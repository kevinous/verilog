==> flow/design.v <==
`timescale 1ns / 1ps
module adc_driver(
	input clk, nrst, 
	output reg CONVST, SCLK, DIN,
	input SDO,
	output reg [15:0] data,
    output reg Enable
);
	reg [15:0] shift_reg; 
	reg [3:0] p_count;
	reg [5:0] wait_count;
	reg [6:0] sample_count, last_clkcnt, last_datacnt;
	reg[2:0] cstate, nstate;
	parameter IDLE = 3'b001;
	parameter WAIT = 3'b010;
	parameter SAMPLE = 3'b100;
initial begin 
	p_count = 4'b0; wait_count = 3'b0; sample_count = 7'b0; data = 16'b0;
	last_clkcnt = 7'b0;last_datacnt = 7'b0; cstate = IDLE; shift_reg = 'b0;
	DIN = 'b1; Enable = 'b0;  end
always@(posedge clk or negedge nrst) begin
	if(!nrst) 	cstate <= IDLE;
	else cstate <= nstate;
end
always@(posedge clk or negedge nrst) begin
	if(!nrst)	p_count <= 4'b0;
	else p_count <= p_count + 4'b1;
end
always@( posedge clk or negedge nrst) begin
	if(!nrst) 	wait_count <= 6'd0;
	else if((cstate == WAIT)&& (wait_count < 6'd60)) 
	wait_count <= wait_count + 1'b1;
	else wait_count <= 6'd0;
end
always@( posedge clk or negedge nrst) begin
	if(!nrst) 	sample_count <= 7'b0;
	else if((cstate == SAMPLE)&& (sample_count < 7'd40)) 
	sample_count <= sample_count + 1'b1;
	else sample_count <= 7'b0;
end
always@(*) begin
	nstate = IDLE;
	case(cstate)
		IDLE:begin
			if(p_count == 4'd15)	nstate <= WAIT;
			else nstate <= IDLE;
		end
		WAIT:begin
			if(wait_count == 6'd60)	nstate <= SAMPLE;
			else nstate <= WAIT;	
		end
		SAMPLE:begin
			if(sample_count == 7'd40) nstate <= WAIT;
			else nstate <= SAMPLE;
		end
		default:begin
			nstate <= IDLE;
		end
	endcase
end
always@(posedge clk or negedge nrst) begin 
	if(!nrst) begin
		CONVST <= 1'b1;
		SCLK <= 1'b1;
		shift_reg <= 'b0;
	end
	else begin
	case(cstate)
		IDLE:begin
			CONVST <= 1'b1;
			SCLK <= 1'b1;
			shift_reg <= 'b0;
			Enable <= 1'b0;
		end
		WAIT:begin
			CONVST <= 1'b1;
			SCLK <= 1'b1;
			shift_reg <= 'b0;
			last_clkcnt <= 6'b0;
			last_datacnt <= 6'b0;
			Enable <= 1'b0;
		end
		SAMPLE:begin
			CONVST <= 1'b0;	
			if((sample_count - last_clkcnt == 2'd1)||(sample_count== 2)) begin
				SCLK = ~SCLK;
				last_clkcnt <= sample_count;
				if((sample_count > 7'd2)&&(!SCLK)&&(sample_count < 7'd34))begin
					shift_reg <={shift_reg[14:0],SDO};
				end
			end
			if(sample_count > 7'd33)	data <= shift_reg;
			if(sample_count == 7'd34)    Enable <= 1'b1;
			if(sample_count == 7'd35)    Enable <= 1'b0;	
		end
		default:begin
			CONVST <=1'b1;
			SCLK <= 1'b1;
			shift_reg <= 'b0;
			data <= 16'b0;
			last_clkcnt <= 6'b0;
			last_datacnt <= 6'b0;
		end
	endcase
	end
end
endmodule 
Reports on adc_driver --
What the tools print for adc_driver, step after step. Line numbers count from 1 in the design file above. A cell with -- has no value.
Design: top module adc_driver, clock port clk, cell library sky130hd, library corner tt_025C_1v80

Word level --
Yosys after proc, flatten, opt, wreduce and memory -nomap, before mapping. Memory bits, and registers merged into a memory's read port (data or address), are not among the register bits. Print and check cells are not counted. Equal cells are merged and count once.
Bit counts: bits of input ports 3, register bits after elaboration 62
Operators by class: mux-type cells 19, reductions and logical operators 11, equal/unequal tests 14, $lt $le $gt $ge 5, bitwise operators 3, add/sub/neg operators 4
Operators by type and width (count):
- 16-bit two-way mux | 4
- 16-bit case mux with 2-bit select | 1
- 7-bit by 6-bit equality test with 1-bit output (second input constant) | 3
- 7-bit by 6-bit < comparator with 1-bit output (second input constant) | 2
- 7-bit case mux with 2-bit select | 1
- 7-bit two-way mux | 2
- 3-bit AND reduction | 3
- 3-bit case mux with 3-bit select | 1
- 7-bit by 1-bit adder with 7-bit output (second input constant) | 1
- 7-bit by 1-bit equality test with 1-bit output (second input constant) | 1
- 7-bit by 2-bit > comparator with 1-bit output (second input constant) | 1
- 7-bit by 2-bit equality test with 1-bit output (second input constant) | 1
- 7-bit by 6-bit > comparator with 1-bit output (second input constant) | 1
- 7-bit subtractor | 1
- 2-bit != test (second input constant) | 3
- 6-bit by 1-bit adder with 6-bit output (second input constant) | 1
- 6-bit < comparator (second input constant) | 1
- 6-bit equality test (second input constant) | 1
- 6-bit two-way mux | 1
- 3-bit two-way mux | 2
- 1-bit two-way mux | 5
- 1-bit logical AND | 4
- 4-bit by 1-bit adder with 4-bit output (second input constant) | 1
- 4-bit equality test (second input constant) | 1
- 1-bit NOT | 3
- 3-bit by 1-bit equality test with 1-bit output (second input constant) | 1
- 3-bit by 2-bit equality test with 1-bit output (second input constant) | 1
- 3-bit equality test (second input constant) | 1
Other operator kinds: 7; their cells: 7.

Longest topological paths --
Depth = most cells in a row (Yosys ltp): at word level without a register or memory, in the mapped netlist without a sequential cell, where the memories' decode and read muxes count.
Logic depth: depth in word-level cells 6, ABC_AREA 0, mapped depth 10

After synthesis --
Source: synth_stat.txt of the flow (Yosys; design flattened, memories mapped). It holds for the ABC_AREA given above (unset counts as 0); a run with the other value may have another netlist.
Mapped netlist: cell area after synthesis 0.0028928 mm², mapped flip-flops 62, standard cells after synthesis 252
Cells by type:
- sky130_fd_sc_hd__dfrtp_1 | count 35, total area 875.84 µm²
- sky130_fd_sc_hd__edfxtp_1 | count 24, total area 720.691 µm²
- sky130_fd_sc_hd__mux2i_1 | count 16, total area 160.154 µm²
- sky130_fd_sc_hd__ha_1 | count 12, total area 150.144 µm²
- sky130_fd_sc_hd__inv_1 | count 29, total area 108.854 µm²
- sky130_fd_sc_hd__nand2_1 | count 23, total area 86.333 µm²
- sky130_fd_sc_hd__dfstp_2 | count 3, total area 78.826 µm²
- sky130_fd_sc_hd__nor2_1 | count 20, total area 75.072 µm²
- sky130_fd_sc_hd__and3_1 | count 9, total area 56.304 µm²
- sky130_fd_sc_hd__xor2_1 | count 6, total area 52.55 µm²
- sky130_fd_sc_hd__a21oi_1 | count 8, total area 40.038 µm²
- sky130_fd_sc_hd__nand3_1 | count 7, total area 35.034 µm²
- sky130_fd_sc_hd__o21ai_0 | count 7, total area 35.034 µm²
- sky130_fd_sc_hd__xnor2_1 | count 4, total area 35.034 µm²
- sky130_fd_sc_hd__nand4b_1 | count 3, total area 26.275 µm²
- sky130_fd_sc_hd__nor3b_1 | count 3, total area 22.522 µm²
- sky130_fd_sc_hd__or3_4 | count 2, total area 22.522 µm²
- sky130_fd_sc_hd__a211oi_4 | count 1, total area 20.019 µm²
Other cell types: 26; their cells: 40.

Timing after synthesis --
Path of least setup slack by OpenSTA after synthesis, without wires, with an ideal clock, recovery checks aside; 20% of the period is set as input and as output delay. Where synthesis merged equal registers, the netlist keeps one of their names.
Path after synthesis: path type register to register, from register sample_count[0], to register last_clkcnt[0], period 3880 ps, stages on the path 10, setup time 373 ps, path delay 2938 ps, path slack 942 ps, arrival time 2565 ps, path buffers 0, period reached after synthesis 2938 ps
"path delay" is the arrival time less input delay plus setup time. "stages on the path" counts driving pins, that of a launching flip-flop among them; a cell with two outputs on the path counts twice. "period reached after synthesis" is the clock period less the worst setup slack; recovery checks do not enter. This is arithmetic on one report: input and output delays are still those of the set period (20% each). Between the ends stands the longest chain of elaborated cells between them, by number of cells; it is not shown to be the way that was timed. Of several equally long chains one is given. Each line given opens the expression or statement behind the cell; cells for indexed reads and writes are added by Yosys, which also makes memories of some case tables. At most two assigning lines are given for a register; there are more. The path ends at the enable pin of a flip-flop; only ways to that pin are counted.
On the way, after synthesis: cells stage by stage sky130_fd_sc_hd__dfrtp_1 sky130_fd_sc_hd__inv_1 sky130_fd_sc_hd__ha_1 sky130_fd_sc_hd__fa_1 sky130_fd_sc_hd__nor2b_1 sky130_fd_sc_hd__o31a_1 sky130_fd_sc_hd__o221ai_1 sky130_fd_sc_hd__a2111oi_2 sky130_fd_sc_hd__nor2_1 sky130_fd_sc_hd__a21oi_1, length of the longest elaborated chain 5
RTL lines, path after synthesis:
- from (decl) | RTL line 12 | reg [6:0] sample_count, last_clkcnt, last_datacnt;
- from (assign) | RTL line 36 | if(!nrst) sample_count <= 7'b0;
- from (assign) | RTL line 38 | sample_count <= sample_count + 1'b1;
- 7-bit subtractor | RTL line 85 | if((sample_count - last_clkcnt == 2'd1)||(sample_count== 2)) begin
- 7-bit by 1-bit equality test with 1-bit output | RTL line 85
- 1-bit logical OR | RTL line 85
- 2-bit != test
- 3-bit AND reduction
- to (assign) | RTL line 79 | last_clkcnt <= 6'b0;
- to (assign) | RTL line 87 | last_clkcnt <= sample_count;
- to (decl) | RTL line 12

Path in the finished layout --
From the final timing report of record 2: the path of least setup slack in the routed layout; clock arrival at registers is part of the times. The report prints the path's times to 10 ps; the period is as set.
Path post-layout: path type register to register, from register sample_count[0], to register shift_reg[15], path buffers 0, arrival time 3600 ps, period 5810 ps, setup time 110 ps, stages on the path 10, path slack 2420 ps
Between the ends stands the longest chain of elaborated cells between them, by number of cells; it is not shown to be the way that was timed. Of several equally long chains one is given. At most two assigning lines are given for a register; there are more.
On the way, post-layout: cells stage by stage sky130_fd_sc_hd__dfrtp_1 sky130_fd_sc_hd__inv_1 sky130_fd_sc_hd__ha_1 sky130_fd_sc_hd__fa_1 sky130_fd_sc_hd__nor2b_1 sky130_fd_sc_hd__o31a_1 sky130_fd_sc_hd__a21oi_1 sky130_fd_sc_hd__or3_4 sky130_fd_sc_hd__a211oi_4 sky130_fd_sc_hd__mux2_4, length of the longest elaborated chain 6
RTL lines, path post-layout:
- from (decl) | RTL line 12 | reg [6:0] sample_count, last_clkcnt, last_datacnt;
- from (assign) | RTL line 36 | if(!nrst) sample_count <= 7'b0;
- from (assign) | RTL line 38 | sample_count <= sample_count + 1'b1;
- 7-bit by 2-bit > comparator with 1-bit output | RTL line 88 | if((sample_count > 7'd2)&&(!SCLK)&&(sample_count < 7'd34))begin
- 1-bit logical AND x2 | RTL line 88
- 16-bit two-way mux | RTL line 88
- 16-bit two-way mux | RTL line 85 | if((sample_count - last_clkcnt == 2'd1)||(sample_count== 2)) begin
- 16-bit two-way mux | RTL line 68 | case(cstate)
- to (assign) | RTL line 65 | shift_reg <= 'b0;
- to (assign) | RTL line 89 | shift_reg <={shift_reg[14:0],SDO};
- to (decl) | RTL line 9 | reg [15:0] shift_reg;

--- measured runs ---
Measured data: module adc_driver, platform sky130hd, 2 stored runs of the flow under differing settings, order arbitrary. Input and output delays are each 20% of the period that was set; the output load is 0.01 pF.
"achieved period" is the run's clock period less its worst setup slack. It is reckoned from that one timing run; input and output delays stay at 20% of the period that was set.
"critical setup path time" is the time allowed to the run's worst setup path (the clock period less input and output delay, where it has them) less its slack. Clock arrival times count: a late capture clock shortens it, a late launch clock lengthens it.
"total power of the final layout": no workload was simulated; the value follows from the tool's default switching activity.
"critical setup path time" is given in steps of 10 ps.

[record 1] flow files
==> flow/run.sh <==
#!/bin/bash
# the make line also repeats the synthesis and layout settings of config.mk as NAME=value (left out here)
make -C /OpenROAD-flow-scripts/flow DESIGN_CONFIG=/design/flow/config.mk WORK_HOME=/design/flow/orfs CLKGATE_MAP_FILE= finish
==> flow/config.mk <==
export PLATFORM = sky130hd
export DESIGN_NAME = adc_driver
export DESIGN_NICKNAME = adc_driver
export VERILOG_FILES = /design/flow/design.v
export SDC_FILE = /design/flow/constraint.sdc
export NUM_CORES = 4
export LEC_CHECK = 0
export ABC_AREA = 1
export CAP_MARGIN = 30
export CELL_PAD_IN_SITES_GLOBAL_PLACEMENT = 2
export CORE_ASPECT_RATIO = 1.72
export CORE_MARGIN = 2
export CORE_UTILIZATION = 66
export CTS_CLUSTER_SIZE = 31
export GPL_TIMING_DRIVEN = 0
export PLACE_DENSITY_LB_ADDON = 0.16
export SETUP_SLACK_MARGIN = 0.54
export SLEW_MARGIN = 5
==> flow/constraint.sdc <==
create_clock -name core_clock -period 3.93 [get_ports {clk}]
set_input_delay 0.7860 -clock core_clock [delete_from_list [all_inputs] [get_ports {clk}]]
set_output_delay 0.7860 -clock core_clock [all_outputs]
set_load 0.01 [all_outputs]

[record 1] result: stopped before the end: placement reported FLW-0024

[record 2] flow files
==> flow/run.sh <==
#!/bin/bash
# the make line also repeats the synthesis and layout settings of config.mk as NAME=value (left out here)
make -C /OpenROAD-flow-scripts/flow DESIGN_CONFIG=/design/flow/config.mk WORK_HOME=/design/flow/orfs CLKGATE_MAP_FILE= finish
==> flow/config.mk <==
export PLATFORM = sky130hd
export DESIGN_NAME = adc_driver
export DESIGN_NICKNAME = adc_driver
export VERILOG_FILES = /design/flow/design.v
export SDC_FILE = /design/flow/constraint.sdc
export NUM_CORES = 4
export LEC_CHECK = 0
export CAP_MARGIN = 20
export CORE_MARGIN = 2
export CORE_UTILIZATION = 40
export SLEW_MARGIN = 20
==> flow/constraint.sdc <==
create_clock -name core_clock -period 5.81 [get_ports {clk}]
set_input_delay 1.1620 -clock core_clock [delete_from_list [all_inputs] [get_ports {clk}]]
set_output_delay 1.1620 -clock core_clock [all_outputs]
set_load 0.01 [all_outputs]

[record 2] result: smallest hold slack 455 ps; worst setup slack after layout 2,423 ps; std-cell area (final layout) 0.003407 mm²; chip area after synthesis (Yosys) 0.0028928 mm²; total negative slack on setup checks 0 ps; area of the die 0.0079281 mm²; critical setup path time 3,390 ps; type of the worst setup path register to register; utilization after routing 47.7%; total power of the final layout 833.6 µW; achieved period 3,387 ps
--- end ---
