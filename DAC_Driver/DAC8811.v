==> flow/design.v <==
module dac_driver(
	input clk, nrst, 
	input wire unsigned [15:0] data,
	output reg CS, CLK, SDI
);
	reg [3:0] p_count;
	reg [5:0] wait_count;
	reg [5:0] conv_count;
	reg unsigned [15:0] data_reg;
	reg [2:0] cstate, nstate;
	localparam IDLE = 3'b001;
	localparam WAIT = 3'b010;
	localparam CONV = 3'b100;
	initial begin p_count = 4'b0; wait_count = 2'b0; conv_count = 6'b0; cstate = IDLE; end
	always@(posedge clk or negedge nrst) begin
		if(!nrst)
			cstate <= IDLE;
		else
			cstate <= nstate;
	end
	always@(posedge clk or negedge nrst) begin
		if(!nrst)
			p_count <= 4'b0;
		else
			p_count <= p_count + 4'b1;
	end
	always@(posedge clk or negedge nrst) begin
		if(!nrst)
			wait_count <= 6'b0;
		else if(cstate == WAIT || nstate == WAIT)
			if(wait_count < 6'd62)
			wait_count <= wait_count + 2'b1;
			else
			wait_count <= 6'b0;	
	end
	always@(posedge clk or negedge nrst) begin
		if(!nrst)
			conv_count <= 6'b0;
		else if(cstate == CONV) 
			if(conv_count < 6'd36)		     
			conv_count <= conv_count + 6'b1;     
			else
			conv_count <= 6'b0;
	end
	always@(cstate, p_count, wait_count, conv_count) begin
		nstate = IDLE;
		case(cstate)
		IDLE: begin
			if(p_count == 4'd15)
				nstate = WAIT;
			else 
				nstate = IDLE;
			end
		WAIT: begin
			if(wait_count == 2'd3)
				nstate = CONV;
			else 
				nstate = WAIT;
			end
		CONV: begin
			if(conv_count == 6'd36)
				nstate = WAIT;
			else
				nstate = CONV;
			end
		default: begin
			nstate = IDLE;
			end
		endcase
	end
	always@(posedge clk or negedge nrst) begin
		if(!nrst) begin
			CS <= 1'b1;
			CLK <= 1'b1;
			SDI <= 1'b0;
			end
		else 
		case(cstate)
			IDLE: begin
				CS <= 1'b1;
				CLK <= 1'b1;
				SDI <= 1'b0;
				data_reg <= 16'b0;
				end
			WAIT: begin
				CS <= 1'b1;
				CLK <= 1'b1;
				SDI <= 1'b0;
				if(wait_count == 2'd2) begin
					data_reg <= data;
					end
				else 	data_reg <= data_reg;
				end
			CONV: begin					   
				CS <= 1'b0;
				if((conv_count >= 0)&&(conv_count < 6'd32)) 
				CLK = ~CLK;				   
				if(( !CLK)&&(conv_count[0]==1'b0)) begin 
				data_reg <= {data_reg[14:0],1'b0};
				SDI <= data_reg[15];  end
				else
					data_reg <= data_reg;
				end
			default: begin
				CS <= 1'b1;
				CLK <= 1'b1;
				SDI <= 1'b0;
				data_reg <= data_reg;
				end
			endcase
	end
endmodule
### Reports on dac_driver

What the tools print for dac_driver, step after step.
Line numbers count from 1 in the design file above.
Library cell names are shortened.
Not given: --

* design top: dac_driver
* clock port: clk
* cell library: sky130hd
* timing corner: tt_025C_1v80

### Word-level counts

Yosys after proc, flatten, opt, wreduce and memory -nomap, before mapping. Memory bits, and registers merged into a memory's read port (data or address), are not among the register bits. Print and check cells are not counted. Equal cells are merged and count once.

* add/subtract/negate cells: 3
* multiplexer cells: 15
* magnitude comparators: 4
* bitwise gates (word level): 2
* reduce/logical cells: 6
* equality and inequality tests: 10

Operators with widths (number)
* parallel mux 16 bit (select 3 bit): 1
* 2-to-1 mux 16 bit: 2
* less-than comparator 6 bit with constant B: 3
* adder 6 x 1 -> 6 bit with constant B: 2
* == test 6 x 2 -> 1 bit with constant B: 2
* 2-to-1 mux 6 bit: 2
* parallel mux 3 bit (select 3 bit): 1
* == test 3 x 2 -> 1 bit with constant B: 2
* >= comparator 6 x 1 -> 1 bit with constant B: 1
* == test 6 bit with constant B: 1
* 2-to-1 mux 3 bit: 2
* 2-to-1 mux 1 bit: 6
* != test 2 bit with constant B: 2
* adder 4 x 1 -> 4 bit with constant B: 1
* == test 4 bit with constant B: 1
* AND reduction 4 bit: 1
* == test 3 x 1 -> 1 bit with constant B: 1
* == test 3 bit with constant B: 1
* nonzero test 3 bit: 1
* logical AND 1 bit: 2
* inverter 1 bit: 2
* 2-to-1 mux 2 bit: 1
* logical OR 1 bit: 1
* zero test 1 bit: 1

* output and inout port bits: 3
* cells after elaboration: 48
* register bits: 38

### Logic depth

Longest topological path by Yosys (ltp), each cell counted once; first at word level (registers and memories cut), then after technology mapping (sequential cells cut; the memories' decode and read muxes count).

* depth after elaboration: 8
* ABC_AREA: 0
* depth in mapped cells: 7
* depth with buffers taken out: 6

### After synthesis

Source: synth_stat.txt of the flow (Yosys; design flattened, memories mapped). It holds for the ABC_AREA given above (unset counts as 0); a run with the other value may have another netlist.

Cell types
* edfxtp_1: number 16, area in all 480.461 µm²
* dfrtp_1: number 19, area in all 475.456 µm²
* a22o_1: number 17, area in all 148.893 µm²
* dfstp_2: number 3, area in all 78.826 µm²
* ha_1: number 5, area in all 62.56 µm²
* nand3_1: number 10, area in all 50.048 µm²
* o21ai_0: number 10, area in all 50.048 µm²
* nand2_1: number 9, area in all 33.782 µm²
* clkbuf_1: number 7, area in all 26.275 µm²
* inv_1: number 6, area in all 22.522 µm²
* o31ai_1: number 3, area in all 22.522 µm²
* a21oi_1: number 4, area in all 20.019 µm²
* nor3_1: number 4, area in all 20.019 µm²
* a31oi_1: number 3, area in all 18.768 µm²
* and2_1: number 3, area in all 18.768 µm²
* nand2b_1: number 3, area in all 18.768 µm²
* xnor2_1: number 2, area in all 17.517 µm²
* nor3_4: number 1, area in all 16.266 µm²

Other cell types: 21; their cells: 27.

* mapped flip-flops: 38
* mapped cells: 152
* cell area after synthesis: 0.0017842 mm²
* buffer cells: 8

### Path before layout

Path of least setup slack by OpenSTA after synthesis, without wires, with an ideal clock, recovery checks aside; 20% of the period is set as input and as output delay. Where synthesis merged equal registers, the netlist keeps one of their names.

* path type: register to register
* start point: register cstate[2]
* end point: register wait_count[5]
* arrival: 1.772 ns
* setup slack: -0.146 ns
* setup time: 0.125 ns
* buffers on the path: 1
* driving pins on the path: 8
* path delay: 1.897 ns
* time at the first pin: 0.000 ns
* clock period: 1.75 ns
* synthesis period reached: 1.896 ns

"path delay" is the arrival time less input delay plus setup time.
"driving pins on the path" counts driving pins, that of a launching flip-flop among them; a cell with two outputs on the path counts twice.
"synthesis period reached" = period - worst setup slack (recovery checks aside). The figure is calculated, with input and output delays left at 20% of the set period.
Between the ends stands the longest chain of elaborated cells between them, by number of cells; it is not shown to be the way that was timed. Of several equally long chains one is given.
Each line given opens the expression or statement behind the cell; cells for indexed reads and writes are added by Yosys, which also makes memories of some case tables.
A register here has more assigning lines than the two given.

* cells stage by stage: dfrtp_1 -> inv_2 -> nor3_4 -> inv_2 -> or4_1 -> buf_2 -> a21boi_1 -> mux2_2
* cells in the longest elaborated chain: 4

RTL lines, path post-synthesis
* start, declared: line 10 `reg [2:0] cstate, nstate;`
* start, assigned: line 17 `cstate <= IDLE;`
* start, assigned: line 19 `cstate <= nstate;`
* == test 3 bit: line 47 `case(cstate)`
* parallel mux 3 bit (select 3 bit): line 47
* == test 3 x 2 -> 1 bit: line 30 `else if(cstate == WAIT || nstate == WAIT)`
* logical OR 1 bit: line 30
* end, assigned: line 29 `wait_count <= 6'b0;`
* end, assigned: line 32 `wait_count <= wait_count + 2'b1;`
* end, declared: line 7 `reg [5:0] wait_count;`

### Worst path after layout

Path of least setup slack in the final report of record 1 (OpenROAD, finished layout, wires in). Where an end is a register, its clock arrival counts in the times.

* path type: register to register
* start point: register cstate[2]
* end point: register wait_count[5]
* setup slack: 1.04 ns
* arrival: 2.41 ns
* clock period: 3.27 ns
* driving pins on the path: 7
* time at the first pin: 0.29 ns
* buffers on the path: 0
* setup time: 0.11 ns

Between the ends stands the longest chain of elaborated cells between them, by number of cells; it is not shown to be the way that was timed. Of several equally long chains one is given.
A register here has more assigning lines than the two given.

* cells stage by stage: dfrtp_1 -> inv_2 -> nor3_4 -> inv_2 -> or4_1 -> a21boi_1 -> mux2_2
* cells in the longest elaborated chain: 4

RTL lines, path after layout
* start, declared: line 10 `reg [2:0] cstate, nstate;`
* start, assigned: line 17 `cstate <= IDLE;`
* start, assigned: line 19 `cstate <= nstate;`
* == test 3 bit: line 47 `case(cstate)`
* parallel mux 3 bit (select 3 bit): line 47
* == test 3 x 2 -> 1 bit: line 30 `else if(cstate == WAIT || nstate == WAIT)`
* logical OR 1 bit: line 30
* end, assigned: line 29 `wait_count <= 6'b0;`
* end, assigned: line 32 `wait_count <= wait_count + 2'b1;`
* end, declared: line 7 `reg [5:0] wait_count;`

Data sheet: physical implementation of dac_driver

Module dac_driver, platform sky130hd: 2 stored runs of the flow (Yosys, OpenROAD) with differing settings, in no particular order. Input and output delays are each 20% of the period that was set; the output load is 0.01 pF.
"clock period reached" = clock period - worst setup slack. The figure is calculated, with input and output delays left at 20% of the set period.
"time used up by the worst setup path" means the part of the period allowed to the worst setup path (the constraints hold back 20% at inputs and 20% at outputs) less its slack; where the path has registers, the arrival times of their clocks count too.
"overall power": no workload was simulated; the value follows from the tool's default switching activity.

### Record 1

==> flow/run.sh <==
#!/bin/bash
# the make line also repeats the synthesis and layout settings of config.mk as NAME=value (left out here)
make -C /OpenROAD-flow-scripts/flow DESIGN_CONFIG=/design/flow/config.mk WORK_HOME=/design/flow/orfs CLKGATE_MAP_FILE= finish
==> flow/config.mk <==
export PLATFORM = sky130hd
export DESIGN_NAME = dac_driver
export DESIGN_NICKNAME = dac_driver
export VERILOG_FILES = /design/flow/design.v
export SDC_FILE = /design/flow/constraint.sdc
export NUM_CORES = 4
export LEC_CHECK = 0
export ABC_AREA = 0
export CAP_MARGIN = 20
export CELL_PAD_IN_SITES_GLOBAL_PLACEMENT = 2
export CORE_ASPECT_RATIO = 1.89
export CORE_MARGIN = 9
export CORE_UTILIZATION = 42
export GPL_ROUTABILITY_DRIVEN = 0
export MIN_ROUTING_LAYER = met2
export PLACE_DENSITY_LB_ADDON = 0.04
export SETUP_SLACK_MARGIN = 0.08
export SLEW_MARGIN = 20
==> flow/constraint.sdc <==
create_clock -name core_clock -period 3.27 [get_ports {clk}]
set_input_delay 0.6540 -clock core_clock [delete_from_list [all_inputs] [get_ports {clk}]]
set_output_delay 0.6540 -clock core_clock [all_outputs]
set_load 0.01 [all_outputs]

Results of record 1:
- Clock period reached: 2.230 ns
- Setup slack of the worst path: 1.040 ns
- Standard-cell area of the final layout: 0.0021471 mm²
- Utilization in the final report: 52.6%
- Time used up by the worst setup path: 2.23 ns
- Critical path type: register to register
- Sum of negative setup slack: 0.000 ns
- Area inside the die boundary: 0.0070384 mm²
- Overall power: 894.2 µW
- Area of the synthesized netlist: 0.0017842 mm²

### Record 2

==> flow/run.sh <==
#!/bin/bash
# the make line also repeats the synthesis and layout settings of config.mk as NAME=value (left out here)
make -C /OpenROAD-flow-scripts/flow DESIGN_CONFIG=/design/flow/config.mk WORK_HOME=/design/flow/orfs CLKGATE_MAP_FILE= finish
==> flow/config.mk <==
export PLATFORM = sky130hd
export DESIGN_NAME = dac_driver
export DESIGN_NICKNAME = dac_driver
export VERILOG_FILES = /design/flow/design.v
export SDC_FILE = /design/flow/constraint.sdc
export NUM_CORES = 4
export LEC_CHECK = 0
export CAP_MARGIN = 20
export CORE_MARGIN = 2
export CORE_UTILIZATION = 40
export SLEW_MARGIN = 20
==> flow/constraint.sdc <==
create_clock -name core_clock -period 1.67 [get_ports {clk}]
set_input_delay 0.3340 -clock core_clock [delete_from_list [all_inputs] [get_ports {clk}]]
set_output_delay 0.3340 -clock core_clock [all_outputs]
set_load 0.01 [all_outputs]

Results of record 2:
- Standard-cell area of the final layout: 0.0024273 mm²
- Overall power: 1,973 µW
- Area of the synthesized netlist: 0.0017842 mm²
- Sum of negative setup slack: -0.407 ns
- Clock period reached: 1.793 ns
- Setup slack of the worst path: -0.123 ns
- Area inside the die boundary: 0.0050105 mm²
- Time used up by the worst setup path: 1.79 ns
- Critical path type: register to register
- Utilization in the final report: 56.1%
